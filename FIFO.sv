==> flow/design.v <==
module FIFO #(parameter WIDTH = 32) ( 
  input wire clock, reset_n,          
  input wire [WIDTH-1:0] data_in,       
  input wire we,                        
  input wire re,                        
  output logic full,                    
  output logic empty,                   
  output logic [WIDTH-1:0] data_out);   
  logic [3:0][WIDTH-1:0] queue;
  logic [1:0] w_ptr, r_ptr;
  logic [2:0] count;
  logic valid_re, valid_we, hazard;
  assign valid_re = re && !empty;
  assign valid_we = we && !full;
  assign hazard = re && we && (count > 0);
  assign full = (count == 3'd4 && !re);
  assign empty = (count == 3'd0);
	always_ff @(posedge clock or negedge reset_n) begin
		if (!reset_n) begin
			count <= 0; 
			w_ptr <= 0; 
			r_ptr <= 0; 
			queue <= 0;
		end else if (hazard) begin 
         queue[w_ptr] <= data_in;
         count <= count;
         w_ptr <= w_ptr + 2'd1;
         r_ptr <= r_ptr + 2'd1;
		end else if (valid_we) begin
        queue[w_ptr] <= data_in;
        count <= count + 2'd1;
        w_ptr <= w_ptr + 2'd1;
      end else if (valid_re) begin
        count <= count - 2'd1;
        r_ptr <= r_ptr + 2'd1;
      end
  end  
  assign data_out = queue[r_ptr];
endmodule
==> Step by step through the tools: FIFO <==
Tool output for the design above, in the order of the flow.
Line numbers count from 1 in the design file above.
Operators carry their Yosys type and port widths (W data, S select, Z words).
Library cell names are shortened.
{ "setup": {"top_module": "FIFO", "clock": "clock", "cell_library": "sky130hd", "corner": "tt_025C_1v80"} }

==> Word-level counts <==
Counts by Yosys on the flattened word-level netlist (proc, flatten, opt, wreduce; memories kept). Register bits leave out memories and registers merged into their read ports (data or address). Print and check cells are left out. Cells with the same type and inputs are merged into one.
{ "classes": {"n_mux": 9, "n_reduce_logical": 14, "equal": 2, "addsub": 5, "shifts": 3, "bitwise": 4, "compare": 1} }
{ "op_table": {"columns": ["cell", "n"], "rows": [
  ["$mux W128", 2],
  ["$and A128 B128 Y128", 1],
  ["$or A128 B128 Y128", 1],
  ["$shiftx A128 B8 Y32", 1],
  ["$not A128 Y128", 1],
  ["$shift A32 B33 Y128", 1],
  ["$shift A32 B33 Y128 const A", 1],
  ["$neg A7 Y33", 1],
  ["$mux W2", 5],
  ["$reduce_bool A2 Y1", 3],
  ["$mux W3", 2],
  ["$logic_and A1 B1 Y1", 5],
  ["$add A2 B1 Y2 const B", 2],
  ["$reduce_and A2 Y1", 2],
  ["$logic_not A1 Y1", 3],
  ["$add A3 B1 Y3 const B", 1],
  ["$sub A3 B1 Y3 const B", 1],
  ["$gt A3 B1 Y1 const B", 1],
  ["$eq A3 B3 Y1 const B", 1],
  ["$logic_not A3 Y1", 1],
  ["$ne A2 B1 Y1 const B", 1],
  ["$not A1 Y1", 1]
]} }
{ "word_totals": {"input_bits": 36, "ff_bits": 135, "wordCells": 42} }

==> Longest topological paths <==
Yosys ltp: most cells in a row. Word level: on the elaborated netlist, between registers, memories and ports. Mapped: between sequential cells and ports; inverters and the memories' decode and read muxes count.
{ "logic_depth": {"depth_word": 7, "abc_area": 0, "mapped_depth": 8, "depth_no_buf": 6} }

==> Netlist <==
Yosys stat after the flow's synthesis: flattened, memories mapped to cells. It holds for the ABC_AREA given above (unset counts as 0); a run with the other value may have another netlist.
{ "by_type": {"columns": ["type", "n"], "rows": [
  ["dfrtp_1", 135],
  ["a22o_1", 96],
  ["mux4_2", 32],
  ["mux2i_1", 32],
  ["nand2_1", 37],
  ["inv_1", 34],
  ["buf_2", 22],
  ["buf_6", 5],
  ["ha_1", 4],
  ["nor4_2", 3],
  ["xnor2_1", 4],
  ["clkbuf_1", 8],
  ["nand3_1", 5],
  ["fa_1", 1],
  ["o221ai_1", 2],
  ["o21ai_0", 3],
  ["nand2b_1", 2],
  ["or2_2", 2]
]} }
Not listed: further types 12, cells in them 13.
{ "mapped": {"seq_area_um2": 3378.2, "mapped_area_um2": 6043.3, "flip_flops": 135, "n_buf": 36, "stdcells": 440} }

==> Worst setup path after synthesis <==
Source: OpenSTA report_checks on the synthesized netlist (no wires, ideal clock, input and output delay 20% of the period each), path of least setup slack; recovery checks are left aside. Register names are those of the netlist, which keeps one name where synthesis merged equal registers.
{ "synth_path": {"path_kind": "in2out", "start": "input port re", "end": "output port full", "stages": 4, "out_delay_ns": 0.802, "path_delay_ns": 0.819, "setup_slack_ns": 1.587, "n_path_buf": 2, "t_arrival_ns": 1.621, "required_ns": 3.208, "period_ns": 4.01, "input_delay_ns": 0.802, "launch_ns": 0.802, "synth_period_reached_ns": 2.423} }
"path_delay_ns" = arrival - input delay + setup time.
A path that ends at an output port has no setup time.
"stages": output pins that drive a net of the path, with the launching flip-flop's if there is one; two outputs of one cell count as two.
"synth_period_reached_ns" is the clock period less the worst setup slack; recovery checks do not enter. This is arithmetic on one report: input and output delays are still those of the set period (20% each).
The rows between start and end are the longest chain of elaborated cells between them; the timing report does not say that the signal goes this way. Where chains are equally long, one stands for them.
Each line given opens the expression or statement behind the cell; cells for indexed reads and writes are added by Yosys, which also makes memories of some case tables.
{ "synth_between": {"cell_sequence": "buf_6 -> or4b_1 -> buf_2 -> inv_2", "elab_chain_cells": 2, "cells_between": 2, "cone_lines": 1, "classes_between": "2 x reduce/logical"} }
{ "synth_lines": {"columns": ["element", "line_no", "rtl"], "rows": [
  ["start: declaration", 5, "input wire re,"],
  ["$logic_not A1 Y1", 16, "assign full = (count == 3'd4 && !re);"],
  ["$logic_and A1 B1 Y1", 16, null],
  ["end: declaration", 6, "output logic full,"]
]} }

Record of 2 stored runs of the RTL-to-layout flow on FIFO, platform sky130hd. The runs are unordered. Constraints: input delay and output delay 20% of the set period each, output load 0.01 pF.
[
  {
    "run": "job 1",
    "settings": { "period_ns": 1.22, "CORE_UTILIZATION": 51, "SETUP_SLACK_MARGIN": -0.09, "PLACE_DENSITY_LB_ADDON": 0.18, "CORE_MARGIN": 8, "CELL_PAD_IN_SITES_GLOBAL_PLACEMENT": 0, "CELL_PAD_IN_SITES_DETAIL_PLACEMENT": 2, "ABC_AREA": 0, "GPL_TIMING_DRIVEN": 1, "GPL_ROUTABILITY_DRIVEN": 1, "SLEW_MARGIN": 0, "MAX_ROUTING_LAYER": "met4", "CAP_MARGIN": 20 },
    "outcome": "no results, placement failed with DPL-0033"
  },
  {
    "run": "job 2",
    "settings": { "period_ns": 1.59, "CORE_UTILIZATION": 62, "SETUP_SLACK_MARGIN": 0.23, "PLACE_DENSITY_LB_ADDON": 0.28, "CORE_ASPECT_RATIO": 0.88, "CELL_PAD_IN_SITES_DETAIL_PLACEMENT": 2, "TNS_END_PERCENT": 15, "MIN_ROUTING_LAYER": "met2", "MAX_ROUTING_LAYER": "met5", "CAP_MARGIN": 20, "CORE_MARGIN": 2, "SLEW_MARGIN": 20 },
    "outcome": "no results, placement failed with a tool error"
  }
]
